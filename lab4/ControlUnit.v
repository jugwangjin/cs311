==> flow/design.v <==
module ControlUnit (clk, instruction, microPC, controls, num_inst, is_halted, reset_n);
	input clk;
	input [16-1:0]instruction;
	output [2:0]microPC;
	output [12:0]controls;
	output [16-1:0] num_inst;
	output is_halted;
	input reset_n;
	reg [2:0]microPC;
	reg [3:0]nextMicroPC;
	reg [12:0]controls;
	reg [16-1:0] num_inst;
	reg is_halted;
	wire [3:0]opcode;
	wire [5:0]func;
	assign opcode = instruction[15:12];
	assign func = instruction[5:0];
	initial begin
		microPC = 0;
		nextMicroPC = 0;
		controls = 0;
		num_inst = {16{1'b1}};
		is_halted = 0;
	end
	always @(posedge clk) begin
		if(!reset_n) begin
			microPC = 0;
			nextMicroPC = 0;
			controls = 0;
			num_inst = {16{1'b1}};
			is_halted = 0;
		end
		else if(!is_halted) begin
			case (microPC)
				3'b000 : begin
					num_inst = num_inst + 1;
					nextMicroPC = 3'b001;
				end
				3'b001 : nextMicroPC = 3'b010;
				3'b010 : begin
					if (opcode == 4'd9) begin  
						nextMicroPC = 3'b100;
					end else begin  
						nextMicroPC = 3'b011;
					end
				end
				3'b011 : begin
						if (opcode == 4'd15) begin  
							if (func == 6'd25) begin  
								controls[12:5] = 8'b01000000;
								controls[4:1] = 4'b1111;
								controls[0] = 1'b0;
							end
							else if (func == 6'd26) begin  
								controls[12:5] = 8'b01010001;
								controls[4:1] = 4'b1111;
								controls[0] = 1'b0;
							end
							else if (func == 6'd29) begin  
								controls[12:0] = 13'b0;
								is_halted = 1'b1;
							end
							else if (func == 6'd28) begin
								controls[12:0] = 13'b0;
							end
							else begin  
								controls[12:5] = 8'b00000011;
							end
							case (func) 
								6'd0 : controls[4:1] = 4'b0000; 
								6'd1 : controls[4:1] = 4'b0001;
								6'd2 : controls[4:1] = 4'b0100;
								6'd3 : controls[4:1] = 4'b0101;
								6'd4 : controls[4:1] = 4'b0011;
								6'd5 : controls[4:1] = 4'b1110;
								6'd6 : controls[4:1] = 4'b1100;
								6'd7 : controls[4:1] = 4'b1101;
								default : controls[4:1] = 4'b1111;
							endcase
							controls[0] = 1'b0;
						end else if (opcode == 4'd4) begin  
							controls[12:5] = 8'b00000001;
							controls[4:1] = 4'b0000;
							controls[0] = 1'b1;
						end else if (opcode == 4'd5) begin  
							controls[12:5] = 8'b00000001;
							controls[4:1] = 4'b0101;
							controls[0] = 1'b1;
						end else if (opcode == 4'd6) begin  
							controls[12:5] = 8'b00010001;
							controls[4:1] = 4'b1111;
							controls[0] = 1'b0;
						end else if (opcode == 4'd7) begin  
							controls[12:5] = 8'b00011001;
							controls[4:1] = 4'b0000;
							controls[0] = 1'b1;
						end else if (opcode == 4'd8) begin  
							controls[12:5] = 8'b00000100;
							controls[4:1] = 4'b0000;
							controls[0] = 1'b1;
						end else if (opcode >= 4'd0 && opcode <= 4'd3) begin  
							controls[12:5] = 8'b00100000;
							controls[4:1] = 4'b0000;
							controls[0] = 1'b1;
						end else if (opcode == 4'd10) begin  
							controls[12:5] = 8'b01010001;
							controls[4:1] = 4'b1111;
							controls[0] = 1'b1;
						end else begin  
							controls[12:0] = 13'd0;
						end
					nextMicroPC = 3'b100;
				end
				3'b100 : begin
					if (opcode ==  4'd15 && func == 6'd28) begin  
						nextMicroPC = 3'b000;
					end else if (opcode == 4'd7 || opcode == 4'd8) begin  
						nextMicroPC = 3'b101;
					end else if (opcode >= 4'd0 && opcode <= 4'd3) begin  
						nextMicroPC = 3'b000;
					end else if (opcode == 4'd9 || (opcode == 4'd15 && func == 6'd25)) begin
						nextMicroPC = 3'b000;
					end else begin
						nextMicroPC = 3'b111;
					end
				end
				3'b101 : nextMicroPC = 3'b110;
				3'b110 : begin
					if (opcode == 4'd7) begin  
						nextMicroPC = 3'b111;
					end else if (opcode == 4'd8) begin  
						nextMicroPC = 3'b000;
					end
				end
				3'b111 : begin
					nextMicroPC = 3'b000;
				end
			endcase
			microPC = nextMicroPC;
		end
	end
endmodule
# From RTL to reports: ControlUnit

What the tools print for ControlUnit, step after step.
Lines are those of the file above, counted from 1.
The mark n/a stands for no value.

Top: ControlUnit
Clock port: clk
Cell library: sky130hd
Corner: tt_025C_1v80

# Elaborated design

Counts by Yosys on the flattened word-level netlist (proc, flatten, opt, wreduce; memories kept). Register bits leave out memories and registers merged into their read ports (data or address). Print and check cells are left out. Cells with the same type and inputs are merged into one.
Yosys's memory passes give these memory sizes; they may raise the number of words (mostly to a power of two), join words into wider ones and drop unused or constant bits.

Input bits: 18
Cells after elaboration: 89
Latch bits: 0
Memories kept: 1
ROM bits: 32
Word width x clocked read ports: 0
Memory bits (writable): 0
Register bits after elaboration: 33
Output and inout port bits: 33

$lt $le $gt $ge: 2
Equal/unequal tests: 20
Reduce/logical cells: 12
Shift-type cells: 0
Muxes and demuxes: 46
Bitwise gates (word level): 3
$mul: 0
Add/sub/neg operators: 1
Div/mod/pow operators: 0

Memory list:

| name            | words | bits a word | read ports | wr ports | RTL line | text |
| (no name shown) | 8     | 4           | 1          | 0        | 69       | `case (func)` |

Operator list:

| cell                                                                         | number |
| 7-bit two-way mux                                                            | 10 |
| 4-bit two-way mux                                                            | 9 |
| 6-bit by 5-bit equality test with 1-bit output with constant B               | 4 |
| 3-bit case mux with 8-bit select                                             | 1 |
| 3-bit two-way mux                                                            | 7 |
| 16-bit by 1-bit adder with 16-bit output with constant B                     | 1 |
| 4-bit by 3-bit equality test with 1-bit output with constant B               | 4 |
| 4-bit equality test with constant B                                          | 4 |
| 16-bit two-way mux                                                           | 1 |
| 7-bit OR reduction                                                           | 2 |
| 13-bit two-way mux                                                           | 1 |
| 1-bit two-way mux                                                            | 13 |
| 3-bit equality test with constant B                                          | 4 |
| 8-bit two-way mux                                                            | 1 |
| 2-bit AND reduction                                                          | 3 |
| 3-bit by 2-bit equality test with 1-bit output with constant B               | 2 |
| 3-bit logical NOT                                                            | 2 |
| 5-bit two-way mux                                                            | 1 |
| 4-bit by 1-bit greater-or-equal comparator with 1-bit output with constant B | 1 |
| 4-bit by 2-bit <= comparator with 1-bit output with constant B               | 1 |
| 1-bit logical AND                                                            | 3 |
| 1-bit inverter                                                               | 3 |
| 3-bit by 1-bit equality test with 1-bit output with constant B               | 1 |
| 3-bit != test with constant B                                                | 1 |
| 1-bit logical OR                                                             | 2 |
| 1-bit case mux with 2-bit select                                             | 1 |
| 2-bit two-way mux                                                            | 1 |

# Longest topological paths

Depth = most cells in a row (Yosys ltp): at word level without a register or memory, in the mapped netlist without a sequential cell, where the memories' decode and read muxes count.

Word-level depth: 10
ABC_AREA: 0
Depth in mapped cells: 7
Gate-level depth less buffers: 7

# Synthesis result

Source: synth_stat.txt of the flow (Yosys; design flattened, memories mapped). It holds for the ABC_AREA given above (unset counts as 0); a run with the other value may have another netlist.

Standard cells after synthesis: 215
Buffers: 15
Cell area after synthesis: 1757.9 sq um
Area of sequential cells: 640.6 sq um
Flip-flops: 32

Cell types:

| cell type                 | number |
| sky130_fd_sc_hd__dfxtp_1  | 32 |
| sky130_fd_sc_hd__o21ai_0  | 20 |
| sky130_fd_sc_hd__nand2_1  | 21 |
| sky130_fd_sc_hd__nor2_1   | 18 |
| sky130_fd_sc_hd__ha_1     | 5 |
| sky130_fd_sc_hd__a21oi_1  | 11 |
| sky130_fd_sc_hd__xor2_1   | 5 |
| sky130_fd_sc_hd__nor2b_1  | 6 |
| sky130_fd_sc_hd__or3_1    | 6 |
| sky130_fd_sc_hd__nor3_1   | 7 |
| sky130_fd_sc_hd__xnor2_1  | 4 |
| sky130_fd_sc_hd__clkbuf_1 | 9 |
| sky130_fd_sc_hd__nand4_1  | 5 |
| sky130_fd_sc_hd__nand3_1  | 6 |
| sky130_fd_sc_hd__nor3_2   | 3 |
| sky130_fd_sc_hd__a221oi_1 | 3 |
| sky130_fd_sc_hd__nand2b_1 | 4 |
| sky130_fd_sc_hd__a21boi_0 | 3 |

Other cell types: 33; their cells: 47.

# Timing after synthesis

OpenSTA on the mapped netlist: ideal clock, no wires. The path of least setup slack (recovery checks aside). Input and output delay are each 20% of the period. Register names are those of the netlist, which keeps one name where synthesis merged equal registers.

Path type: input-to-reg
From: input port instruction[2]
To: register nextMicroPC[2]
Stages on the path: 5
Path slack: 1141 ps
Input delay: 604 ps
Delay of the path: 1275 ps
Data arrival time: 1784 ps
Buffers on the path: 1
Clock period: 3020 ps
Launch time at the first pin: 604 ps
Synthesis period reached: 1879 ps

"delay of the path" is the arrival time less input delay plus setup time.
"stages on the path" counts driving pins, that of a launching flip-flop among them; a cell with two outputs on the path counts twice.
"synthesis period reached" is the clock period less the worst setup slack; recovery checks do not enter. This is arithmetic on one report: input and output delays are still those of the set period (20% each).
Between the ends stands the longest chain of elaborated cells between them, by number of cells; it is not shown to be the way that was timed. Of several equally long chains one is given.
Each line given opens the expression or statement behind the cell; cells for indexed reads and writes are added by Yosys, which also makes memories of some case tables.
A register here has more assigning lines than the two given.

Cell sequence: sky130_fd_sc_hd__clkbuf_1 > sky130_fd_sc_hd__mux2_2 > sky130_fd_sc_hd__a211oi_2 > sky130_fd_sc_hd__a221oi_1 > sky130_fd_sc_hd__a221oi_1
Cells in the longest elaborated chain: 8

RTL lines, path post-synthesis:

| what                                           | RTL line | text |
| start, declared                                | 3        | `input [16-1:0]instruction;` |
| 6-bit by 5-bit equality test with 1-bit output | 121      | `end else if (opcode == 4'd9 \|\| (opcode == 4'd15 && func == 6'd25)) begin` |
| 1-bit logical AND                              | 121      |  |
| 1-bit logical OR                               | 121      |  |
| 3-bit two-way mux                              | 121      |  |
| 3-bit two-way mux                              | 119      | `end else if (opcode >= 4'd0 && opcode <= 4'd3) begin` |
| 3-bit two-way mux                              | 117      | `end else if (opcode == 4'd7 \|\| opcode == 4'd8) begin` |
| 3-bit two-way mux                              | 115      | `if (opcode == 4'd15 && func == 6'd28) begin` |
| 3-bit case mux with 8-bit select               | 34       | `case (microPC)` |
| end, assigned                                  | 37       | `nextMicroPC = 3'b001;` |
| end, assigned                                  | 39       | `3'b001 : nextMicroPC = 3'b010;` |
| end, declared                                  | 10       | `reg [3:0]nextMicroPC;` |

# Worst path after layout

Path of least setup slack in the final report of job 1 (OpenROAD, finished layout, wires in). Where an end is a register, its clock arrival counts in the times.
The path's times are printed in steps of 10 ps; the period is the one set.

Path type: input-to-reg
From: input port instruction[0]
To: register nextMicroPC[2]
Input delay: 440 ps
Launch time at the first pin: 440 ps
Clock period: 2220 ps
Buffers on the path: 1
Stages on the path: 7
Data arrival time: 2160 ps
Path slack: 240 ps

Between the ends stands the longest chain of elaborated cells between them, by number of cells; it is not shown to be the way that was timed. Of several equally long chains one is given.
A register here has more assigning lines than the two given.

Cell sequence: sky130_fd_sc_hd__clkdlybuf4s50_1 > sky130_fd_sc_hd__inv_1 > sky130_fd_sc_hd__ha_1 > sky130_fd_sc_hd__mux2_2 > sky130_fd_sc_hd__a211oi_2 > sky130_fd_sc_hd__a221oi_1 > sky130_fd_sc_hd__a221oi_1
Cells in the longest elaborated chain: 8

RTL lines, path post-layout:

| what                                           | RTL line | text |
| start, declared                                | 3        | `input [16-1:0]instruction;` |
| 6-bit by 5-bit equality test with 1-bit output | 121      | `end else if (opcode == 4'd9 \|\| (opcode == 4'd15 && func == 6'd25)) begin` |
| 1-bit logical AND                              | 121      |  |
| 1-bit logical OR                               | 121      |  |
| 3-bit two-way mux                              | 121      |  |
| 3-bit two-way mux                              | 119      | `end else if (opcode >= 4'd0 && opcode <= 4'd3) begin` |
| 3-bit two-way mux                              | 117      | `end else if (opcode == 4'd7 \|\| opcode == 4'd8) begin` |
| 3-bit two-way mux                              | 115      | `if (opcode == 4'd15 && func == 6'd28) begin` |
| 3-bit case mux with 8-bit select               | 34       | `case (microPC)` |
| end, assigned                                  | 37       | `nextMicroPC = 3'b001;` |
| end, assigned                                  | 39       | `3'b001 : nextMicroPC = 3'b010;` |
| end, declared                                  | 10       | `reg [3:0]nextMicroPC;` |

Lab notebook: ControlUnit

Settings and measured results of 2 stored flow runs for module ControlUnit (sky130hd), not sorted in any way. The constraints put input and output delay at 20% of the set period each and load the outputs with 0.01 pF.
"achieved clock period" = clock period - worst setup slack. The figure is calculated, with input and output delays left at 20% of the set period.
"critical setup path time" is the time allowed to the run's worst setup path (the clock period less input and output delay, where it has them) less its slack. Clock arrival times count: a late capture clock shortens it, a late launch clock lengthens it.
"total power of the final layout": no workload was simulated; the value follows from the tool's default switching activity.
"critical setup path time" is known to 10 ps.
Settings: . = not set for that run.

| setting or result                       | job 1        | job 2        |
| period_ns                               | 2.22         | 3.22         |
| CAP_MARGIN                              | 20           | 15           |
| CORE_MARGIN                             | 2            | 2            |
| CORE_UTILIZATION                        | 40           | 50           |
| SLEW_MARGIN                             | 20           | 20           |
| SETUP_SLACK_MARGIN                      | .            | 0.87         |
| PLACE_DENSITY_LB_ADDON                  | .            | 0.01         |
| CORE_ASPECT_RATIO                       | .            | 0.52         |
| CELL_PAD_IN_SITES_GLOBAL_PLACEMENT      | .            | 1            |
| CELL_PAD_IN_SITES_DETAIL_PLACEMENT      | .            | 0            |
| TNS_END_PERCENT                         | .            | 95           |
| GPL_TIMING_DRIVEN                       | .            | 0            |
| CTS_CLUSTER_SIZE                        | .            | 70           |
| final setup TNS (ps)                    | 0            | 0            |
| post-route worst hold slack (ps)        | 468          | 474          |
| total die area (sq um)                  | 4941.4       | 4031.9       |
| standard-cell area after layout (sq um) | 2409.8       | 2324.7       |
| smallest setup slack (ps)               | 237          | 945          |
| critical setup path time (ps)           | 1540         | 1630         |
| critical path kind                      | input-to-reg | input-to-reg |
| utilization in the final report (%)     | 56.1         | 69.6         |
| total power of the final layout (uW)    | 1961         | 1405         |
| chip area in the Yosys report (sq um)   | 1757.9       | 1757.9       |
| achieved clock period (ps)              | 1983         | 2275         |
