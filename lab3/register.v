==> flow/design.v <==
module register(clk, ReadRegister1, ReadRegister2, WriteRegister, WriteData, RegWrite, ReadData1, ReadData2, RegUpdate); 
    input clk;
    input [1:0]ReadRegister1;
    input [1:0]ReadRegister2;
    input [1:0]WriteRegister;
    input [16-1:0]WriteData;
    input RegWrite;
    output [16-1:0]ReadData1;
    output [16-1:0]ReadData2;
    input RegUpdate;
    reg [16-1:0] registers [0:4-1];
    assign ReadData1 = registers[ReadRegister1];
    assign ReadData2 = registers[ReadRegister2];
    integer i;
    initial begin
        for(i=0; i<4; i=i+1) begin
            registers[i] = 0;
		end
    end
    always @(posedge RegUpdate) begin
        if (RegWrite == 1) begin
            registers[WriteRegister] <= WriteData;
        end
    end
endmodule
## Step by step through the tools: register

The steps from the RTL of register to its reports follow in flow order.
Lines are those of the file above, counted from 1.
Cell names lack the library's common part.
A cell with - has no value.

| set-up | value |
|---|---|
| top module | register |
| clock port | RegUpdate |
| library | sky130hd |
| timing corner | tt_025C_1v80 |

## Elaborated design

Source: Yosys, flattened and elaborated, memories not mapped. Widths are those after wreduce; folded enables and synchronous resets count as part of the registers. Registers that Yosys merges into a memory's read port (data or address) are not register bits. Print and check cells do not count. Equal cells are merged and count once.
Yosys's memory passes give these memory sizes; they may raise the number of words (mostly to a power of two), join words into wider ones and drop unused or constant bits.

| bit counts | value |
|---|---|
| bits in registers | 0 |
| memory bits (writable) | 64 |
| memory cells | 1 |
| output and inout port bits | 32 |

Memory list:

| name | depth | bits a word | rd ports | wr ports | line | text |
|---|---|---|---|---|---|---|
| registers | 4 | 16 | 2 | 1 | 11 | `reg [16-1:0] registers [0:4-1];` |

| cells by class | value |
|---|---|
| multiplexer cells | 3 |

Operators with widths:

| cell | count |
|---|---|
| 2-to-1 mux 16 bit | 1 |
| 2-to-1 mux 2 bit | 1 |
| 2-to-1 mux 1 bit | 1 |

## Logic depth

Longest topological path by Yosys (ltp), each cell counted once; first at word level (registers and memories cut), then after technology mapping (sequential cells cut; the memories' decode and read muxes count).

| logic depth | value |
|---|---|
| word-level depth | 1 |
| ABC_AREA | 0 |
| depth in mapped cells | 3 |
| mapped depth without buffers | 1 |

## Netlist

Yosys stat after the flow's synthesis: flattened, memories mapped to cells. It holds for the ABC_AREA given above (unset counts as 0); a run with the other value may have another netlist.

| mapped netlist | value |
|---|---|
| mapped cells | 108 |
| mapped area | 2801.4 µm² |
| sequential part of the area | 1921.8 µm² |
| mapped flip-flops | 64 |
| buffers | 8 |

Cell types:

| type | count | total area (µm²) |
|---|---|---|
| edfxtp_1 | 64 | 1.92E+03 |
| mux4_2 | 20 | 450.432 |
| mux4_1 | 12 | 315.302 |
| buf_12 | 2 | 40.038 |
| buf_6 | 2 | 22.522 |
| buf_2 | 4 | 20.019 |
| and3b_1 | 2 | 17.517 |
| nor3b_1 | 1 | 7.507 |
| and3_1 | 1 | 6.256 |

## Timing after synthesis

OpenSTA on the mapped netlist: ideal clock, no wires. The path of least setup slack (recovery checks aside). Input and output delay are each 20% of the period. Register names are those of the netlist, which keeps one name where synthesis merged equal registers.

| path after synthesis | value |
|---|---|
| kind | input to register |
| from | in WriteRegister[1] |
| to | mem registers[0][0] |
| clock period | 2.31 ns |
| arrival | 1.715 ns |
| setup slack | 0.182 ns |
| delay of the path | 1.666 ns |
| stages | 1 |
| buffers on the path | 0 |
| synthesis period reached | 2.128 ns |

"delay of the path" = arrival - input delay + setup time.
"stages" counts driving pins, that of a launching flip-flop among them; a cell with two outputs on the path counts twice.
"synthesis period reached" = period - worst setup slack (recovery checks aside). The figure is calculated, with input and output delays left at 20% of the set period.
The rows between start and end are the longest chain of elaborated cells between them; the timing report does not say that the signal goes this way. Where chains are equally long, one stands for them.
Each line given opens the expression or statement behind the cell; cells for indexed reads and writes are added by Yosys, which also makes memories of some case tables.

| between the ends, after synthesis | value |
|---|---|
| cell sequence | nor3b_1 |
| length of the longest elaborated chain | 1 |
| elaborated cells between the ends (all ways) | 1 |
| source lines of those cells | 1 |
| classes of those cells | 1 x mux |

Ends and longest elaborated chain, after synthesis:

| what | line | text |
|---|---|---|
| start, declared | 5 | `input [1:0]WriteRegister;` |
| 2-to-1 mux 2 bit | 21 | `if (RegWrite == 1) begin` |
| end, declared | 11 | `reg [16-1:0] registers [0:4-1];` |

## Path in the finished layout

From the final timing report of flow run B: the path of least setup slack in the routed layout; clock arrival at registers is part of the times.

| path post-layout | value |
|---|---|
| kind | input to output |
| from | in ReadRegister1[0] |
| to | out ReadData1[15] |
| clock period | 2.06 ns |
| external output delay | 0.41 ns |
| arrival | 1.60 ns |
| setup slack | 0.05 ns |
| stages | 4 |
| buffers on the path | 3 |

The rows between start and end are the longest chain of elaborated cells between them; the timing report does not say that the signal goes this way. Where chains are equally long, one stands for them.
The chain passes a memory read, where the word-level depth is cut; so it can be longer than that depth.

| between the ends, post-layout | value |
|---|---|
| cell sequence | buf_2 > buf_12 > mux4_1 > dlygate4sd2_1 |
| length of the longest elaborated chain | 1 |
| elaborated cells between the ends (all ways) | 1 |
| source lines of those cells | 1 |
| classes of those cells | 1 x memory |

Ends and longest elaborated chain, post-layout:

| what | line | text |
|---|---|---|
| start, declared | 3 | `input [1:0]ReadRegister1;` |
| memory (4 x 16 bit) | 11 | `reg [16-1:0] registers [0:4-1];` |
| end, declared | 8 | `output [16-1:0]ReadData1;` |

Hand-over note for register

Settings and measured results of 2 stored flow runs for module register (sky130hd), not sorted in any way. The constraints put input and output delay at 20% of the set period each and load the outputs with 0.01 pF.
"clock period achieved" means the clock period less the worst setup slack. The figure is calculated, with input and output delays left at 20% of the set period.
"critical setup path time" is the time allowed to the run's worst setup path (the clock period less input and output delay, where it has them) less its slack. Clock arrival times count: a late capture clock shortens it, a late launch clock lengthens it.
"total power of the final layout" is the tool's figure for a default switching activity; nothing was simulated.
Settings: n/a = not set for that run.
Among the results, n/a means that no value is shown for the run.

| run name | period_ns | CORE_UTILIZATION | PLACE_DENSITY_LB_ADDON | CORE_MARGIN | GPL_ROUTABILITY_DRIVEN | CTS_CLUSTER_DIAMETER | MAX_ROUTING_LAYER | CAP_MARGIN | SLEW_MARGIN | total power of the final layout (µW) | netlist area reported by Yosys (µm²) | total negative setup slack (ns) | critical setup path time (ns) | worst setup path type | die size (µm²) | worst hold slack in the final report (ns) | post-route utilization | clock period achieved (ns) | worst setup slack after layout (ns) | standard-cell area of the final layout (µm²) |
|---|---|---|---|---|---|---|---|---|---|---|---|---|---|---|---|---|---|---|---|---|
| flow run A | 3.58 | 70 | 0.06 | 10 | 0 | 59 | met4 | 20 | 20 | n/a | n/a | n/a | n/a | n/a | n/a | n/a | n/a | n/a | n/a | n/a |
| flow run B | 2.06 | 40 | n/a | 2 | n/a | n/a | n/a | 20 | 20 | 2896 | 2801.4 | 0.000 | 1.19 | input to output | 7688.7 | 0.714 | 0.558 | 2.014 | 0.046 | 3791.1 |

Flow run A: incomplete, clock tree synthesis halted on DPL-0033

End of note.
